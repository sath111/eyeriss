==> flow/design.v <==
module PE_new#(
    parameter d_width = 32,
    parameter a_width = 8
)
(
    input clk, rst_n,
    input [3:0] kernel_size,
    input [3:0] iact_size,
    input [d_width - 1 : 0] weight, 
    input [d_width - 1 : 0] iact,
    output reg load_iact, load_weight,
    output [d_width - 1 : 0] psum0, psum1, psum2,
    output [d_width - 1 : 0] weight0, weight1, weight2, iact0, iact1, iact2, iact3, iact4
);
    reg [d_width - 1 : 0] buffer_weight [0 : 4];
    reg [d_width - 1 : 0] buffer_iact [0 : 5];
    reg [d_width - 1 : 0] buffer_out [0 : 2];
    reg [3:0] cnt_weight, cnt_iact;
    reg [3:0] cnt_kernel_size, cnt_iact_size;
    reg [3:0] index_out;
    always @(posedge clk, negedge rst_n) begin
    if (~rst_n) begin
        cnt_iact <= 0;
        load_iact <= 0;
    end 
    else begin
        if (cnt_iact < iact_size) begin
            buffer_iact[cnt_iact] <= iact;   
            cnt_iact <= cnt_iact + 1;
        end
		  else begin
				load_iact <= 1;
		  end
    end 
end
    always @(posedge clk, negedge rst_n) begin
        if (rst_n == 0) begin
            cnt_weight <= 0;
            load_weight <= 0;
        end 
        else if (cnt_weight < kernel_size) begin
            buffer_weight[cnt_weight] <= weight;
            cnt_weight <= cnt_weight + 1;
        end 
        else begin
            load_weight <= 1;
        end
    end
    always @(posedge clk or negedge rst_n) begin
        if (rst_n == 0) begin
            buffer_out[0] <= 0;
            buffer_out[1] <= 0;
            buffer_out[2] <= 0;
            cnt_kernel_size <= 0;
            cnt_iact_size <= 0;
            index_out <= 0;
        end 
        else if (load_iact && load_weight) begin
            if (cnt_kernel_size < kernel_size) begin
                buffer_out[index_out] <= buffer_out[index_out] + buffer_iact[cnt_iact_size] * buffer_weight[cnt_kernel_size];
                cnt_kernel_size <= cnt_kernel_size + 1;
                cnt_iact_size <= cnt_iact_size + 1;
            end 
            else begin
                if (index_out < (iact_size - kernel_size + 1)) begin
                    index_out <= index_out + 1;
                    cnt_kernel_size <= 0;
                    cnt_iact_size <= index_out + 1;
                end
            end
        end
    end
    assign weight0 = buffer_weight[0];
    assign weight1 = buffer_weight[1];
    assign weight2 = buffer_weight[2];
    assign iact0 = buffer_iact[0];
    assign iact1 = buffer_iact[1];
    assign iact2 = buffer_iact[2];
    assign iact3 = buffer_iact[3];
    assign iact4 = buffer_iact[4];
    assign psum0 = buffer_out[0];
    assign psum1 = buffer_out[1];
    assign psum2 = buffer_out[2];
endmodule
# From RTL to reports: PE_new
# What the tools print for PE_new, step after step.
# Lines are those of the file above, counted from 1.
# Operators: Yosys type, input widths -> output width; for muxes data width and select width s.
# Cell names lack the library's common part.
# Not given: n/a
[setup]
design = "PE_new"
clock = "clk"
library = "sky130hd"
pvt_corner = "tt_025C_1v80"

# After elaboration
# Counts by Yosys on the flattened word-level netlist (proc, flatten, opt, wreduce). Print and check cells are left out. Cells with the same type and inputs are merged into one.
[op_classes]
addsub = 8
n_mul = 1
n_cmp = 4
equal = 20
mux = 13
logic = 1
n_reduce_logical = 23
[op_table]
columns = ["operator", "n"]
rows = [
  ["$mul 32x32->32", 1],
  ["$pmux 32 s6", 1],
  ["$mux 32", 6],
  ["$pmux 32 s5", 1],
  ["$pmux 32 s3", 1],
  ["$reduce_and 3->1", 15],
  ["$add 32x32->32", 1],
  ["$lt 4x32->1", 1],
  ["$eq 3x2->1 const B", 8],
  ["$add 4x1->4 const B", 5],
  ["$eq 3x3->1 const B", 6],
  ["$mux 4", 4],
  ["$eq 3x1->1 const B", 4],
  ["$logic_not 3->1", 4],
  ["$lt 4x4->1", 3],
  ["$add 5x2->6 const B", 1],
  ["$sub 4x4->5", 1],
  ["$eq 2x1->1 const B", 1],
  ["$eq 2x2->1 const B", 1],
  ["$logic_not 2->1", 1],
  ["$reduce_and 2->1", 1],
  ["$reduce_bool 2->1", 1],
  ["$logic_and 1x1->1", 1],
  ["$not 1->1", 1],
]
[word_totals]
reg_bits = 470
input_bits = 74
out_inout_bits = 354
wordCells = 91

# Depth
# Depth = most cells in a row (Yosys ltp): at word level without a register or memory, in the mapped netlist without a sequential cell, where the memories' decode and read muxes count.
[logic_depth]
depth_word = 6
ABC_AREA = 0
depth_mapped = 40
mapped_depth_nobuf = 35

# Synthesis result
# Source: synth_stat.txt of the flow (Yosys; design flattened, memories mapped). It holds for the ABC_AREA given above (unset counts as 0); a run with the other value may have another netlist.
[synth_totals]
stdcells = 3107
mapped_area_um2 = 35599.1
seq_area_um2 = 13497.9
ffs = 469
buffers = 136
[by_type]
columns = ["cell", "n", "area_total_um2"]
rows = [
  ["edfxtp_1", 352, 1.06E+04],
  ["fa_1", 439, 8.79E+03],
  ["dfrtp_1", 117, 2.93E+03],
  ["ha_1", 165, 2064.48],
  ["inv_1", 532, 2E+03],
  ["nor2_1", 358, 1.34E+03],
  ["mux2_2", 101, 1.14E+03],
  ["nand2_1", 206, 773.242],
  ["xnor2_1", 73, 639.363],
  ["a22oi_1", 74, 555.533],
  ["clkbuf_1", 98, 367.853],
  ["nand2b_1", 55, 344.08],
  ["a21oi_1", 68, 340.326],
  ["mux2i_1", 34, 340.326],
  ["o21ai_0", 43, 215.206],
  ["a222oi_1", 21, 210.202],
  ["a21o_1", 27, 202.694],
  ["a32o_1", 19, 190.182],
]
# Not listed: further types 59, cells in them 325.

# Timing after synthesis
# Source: OpenSTA report_checks on the synthesized netlist (no wires, ideal clock, input and output delay 20% of the period each), path of least setup slack; recovery checks are left aside. Register names are those of the netlist, which keeps one name where synthesis merged equal registers.
[synth_path]
path_kind = "register to register"
start = "reg cnt_kernel_size[0]"
end = "reg buffer_out[0][31]"
period_ps = 11200
t_arrival_ps = 8984
required_ps = 11060
path_slack_ps = 2077
path_delay_ps = 9124
driving_pins = 37
synth_period_reached_ps = 9123
# "path_delay_ps" is the arrival time less input delay plus setup time.
# "driving_pins": output pins that drive a net of the path, with the launching flip-flop's if there is one; two outputs of one cell count as two.
# "synth_period_reached_ps" is the clock period less the worst setup slack; recovery checks do not enter. This is arithmetic on one report: input and output delays are still those of the set period (20% each).
# The rows between start and end are the longest chain of elaborated cells between them; the timing report does not say that the signal goes this way. Where chains are equally long, one stands for them.
# Each line given opens the expression or statement behind the cell; cells for indexed reads and writes are added by Yosys, which also makes memories of some case tables.
# At most two assigning lines are given for a register; there are more.
[synth_via]
cell_sequence = "dfrtp_1 > inv_1 > ha_1 > and2_4 > o21bai_4 > buf_4 > buf_4 > clkbuf_1 > mux2i_1 > clkbuf_1 > nor2_1 > fa_1 > fa_1 > fa_1 > inv_1 > fa_1 > inv_1 > fa_1 > inv_1 > fa_1 > inv_1 > fa_1 > inv_1 > fa_1 > inv_1 > ha_1 > a21o_1 > a21o_1 > a21o_1 > a21oi_1 > o21ai_0 > o32ai_2 > nor2b_1 > a311o_1 > a21oi_2 > xnor2_2 > a21oi_1"
elab_chain_cells = 6
cone_cells = 16
lines_between = 3
[synth_rtl]
columns = ["item", "line_no", "source"]
rows = [
  ["from (decl)", 19, "reg [3:0] cnt_kernel_size, cnt_iact_size;"],
  ["from (assign)", 54, "cnt_kernel_size <= 0;"],
  ["from (assign)", 61, "cnt_kernel_size <= cnt_kernel_size + 1;"],
  ["$eq 3x3->1", 60, "buffer_out[index_out] <= buffer_out[index_out] + buffer_iact[cnt_iact_size] * buffer_weight[cnt_kernel_size];"],
  ["$pmux 32 s5", 60, ""],
  ["$mux 32", 59, "if (cnt_kernel_size < kernel_size) begin"],
  ["$mux 32", 58, "else if (load_iact && load_weight) begin"],
  ["$mul 32x32->32", 60, ""],
  ["$add 32x32->32", 60, ""],
  ["to (assign)", 51, "buffer_out[0] <= 0;"],
  ["to (assign)", 60, ""],
  ["to (decl)", 17, "reg [d_width - 1 : 0] buffer_out [0 : 2];"],
]

# Worst path after layout
# From the final timing report of entry A: the path of least setup slack in the routed layout; clock arrival at registers is part of the times.
# The report prints the path's times to 10 ps; the period is as set.
[layout_path]
path_kind = "register to register"
start = "reg cnt_iact_size[0]"
end = "reg buffer_out[0][30]"
period_ps = 5430
t_arrival_ps = 8990
required_ps = 5980
path_slack_ps = -3010
driving_pins = 37
# The rows between start and end are the longest chain of elaborated cells between them; the timing report does not say that the signal goes this way. Where chains are equally long, one stands for them.
# At most two assigning lines are given for a register; there are more.
[layout_via]
cell_sequence = "dfrtp_2 > buf_6 > ha_4 > nor2b_4 > buf_12 > a222oi_1 > a21oi_1 > a21oi_2 > buf_4 > nor2_4 > fa_1 > fa_1 > fa_1 > inv_2 > fa_1 > inv_2 > fa_1 > inv_2 > fa_1 > inv_1 > fa_1 > inv_2 > fa_1 > inv_2 > ha_4 > buf_6 > buf_6 > a21o_1 > a21o_1 > a21o_1 > a21oi_2 > a2bb2oi_2 > o311a_4 > o21ai_4 > nand4_1 > o311ai_4 > mux2_2"
elab_chain_cells = 6
cone_cells = 11
lines_between = 3
[layout_rtl]
columns = ["item", "line_no", "source"]
rows = [
  ["from (decl)", 19, "reg [3:0] cnt_kernel_size, cnt_iact_size;"],
  ["from (assign)", 62, "cnt_iact_size <= cnt_iact_size + 1;"],
  ["from (assign)", 68, "cnt_iact_size <= index_out + 1;"],
  ["$eq 3x3->1", 60, "buffer_out[index_out] <= buffer_out[index_out] + buffer_iact[cnt_iact_size] * buffer_weight[cnt_kernel_size];"],
  ["$pmux 32 s6", 60, ""],
  ["$mux 32", 59, "if (cnt_kernel_size < kernel_size) begin"],
  ["$mux 32", 58, "else if (load_iact && load_weight) begin"],
  ["$mul 32x32->32", 60, ""],
  ["$add 32x32->32", 60, ""],
  ["to (assign)", 51, "buffer_out[0] <= 0;"],
  ["to (assign)", 60, ""],
  ["to (decl)", 17, "reg [d_width - 1 : 0] buffer_out [0 : 2];"],
]

# 2 stored runs of PE_new in the flow (synthesis by Yosys, layout by OpenROAD, sky130hd cells), in arbitrary order. Constraints: input delay and output delay 20% of the set period each, output load 0.01 pF.
# "achievedPeriod_ps" means the clock period less the worst setup slack. The figure is calculated, with input and output delays left at 20% of the set period.
# "worst_setup_path_time_ps" is the time allowed to the run's worst setup path (the clock period less input and output delay, where it has them) less its slack. Clock arrival times count: a late capture clock shortens it, a late launch clock lengthens it.
# "worst_setup_path_time_ps" is given in steps of 10 ps.

[[run]]
name = "entry A"
[run.settings]
period_ns = 5.43
CORE_UTILIZATION = 19
SETUP_SLACK_MARGIN = 1.62
PLACE_DENSITY_LB_ADDON = 0.25
CORE_MARGIN = 8
TNS_END_PERCENT = 100
GPL_TIMING_DRIVEN = 1
SLEW_MARGIN = 25
CAP_MARGIN = 20
[run.results]
yosys.chip_area_um2 = 35599.1
die_footprint_um2 = 201471.0
stdcell_area_um2 = 54845.1
ws_setup_ps = -3008
setupTns_ps = -179629
achievedPeriod_ps = 8438
worst_setup_path_time_ps = 8440
timing.worst_path_kind = "register to register"

[[run]]
name = "entry B"
[run.settings]
period_ns = 10.2
CORE_UTILIZATION = 54
SETUP_SLACK_MARGIN = -0.78
PLACE_DENSITY = 0.41
CORE_MARGIN = 2
GPL_TIMING_DRIVEN = 0
GPL_ROUTABILITY_DRIVEN = 0
CTS_CLUSTER_DIAMETER = 22
MIN_ROUTING_LAYER = "met2"
CAP_MARGIN = 20
SLEW_MARGIN = 20
[run.results]
yosys.chip_area_um2 = 35599.1
die_footprint_um2 = 67993.2
stdcell_area_um2 = 46713.6
ws_setup_ps = -660
setupTns_ps = -9055
achievedPeriod_ps = 10860
worst_setup_path_time_ps = 10860
timing.worst_path_kind = "register to register"
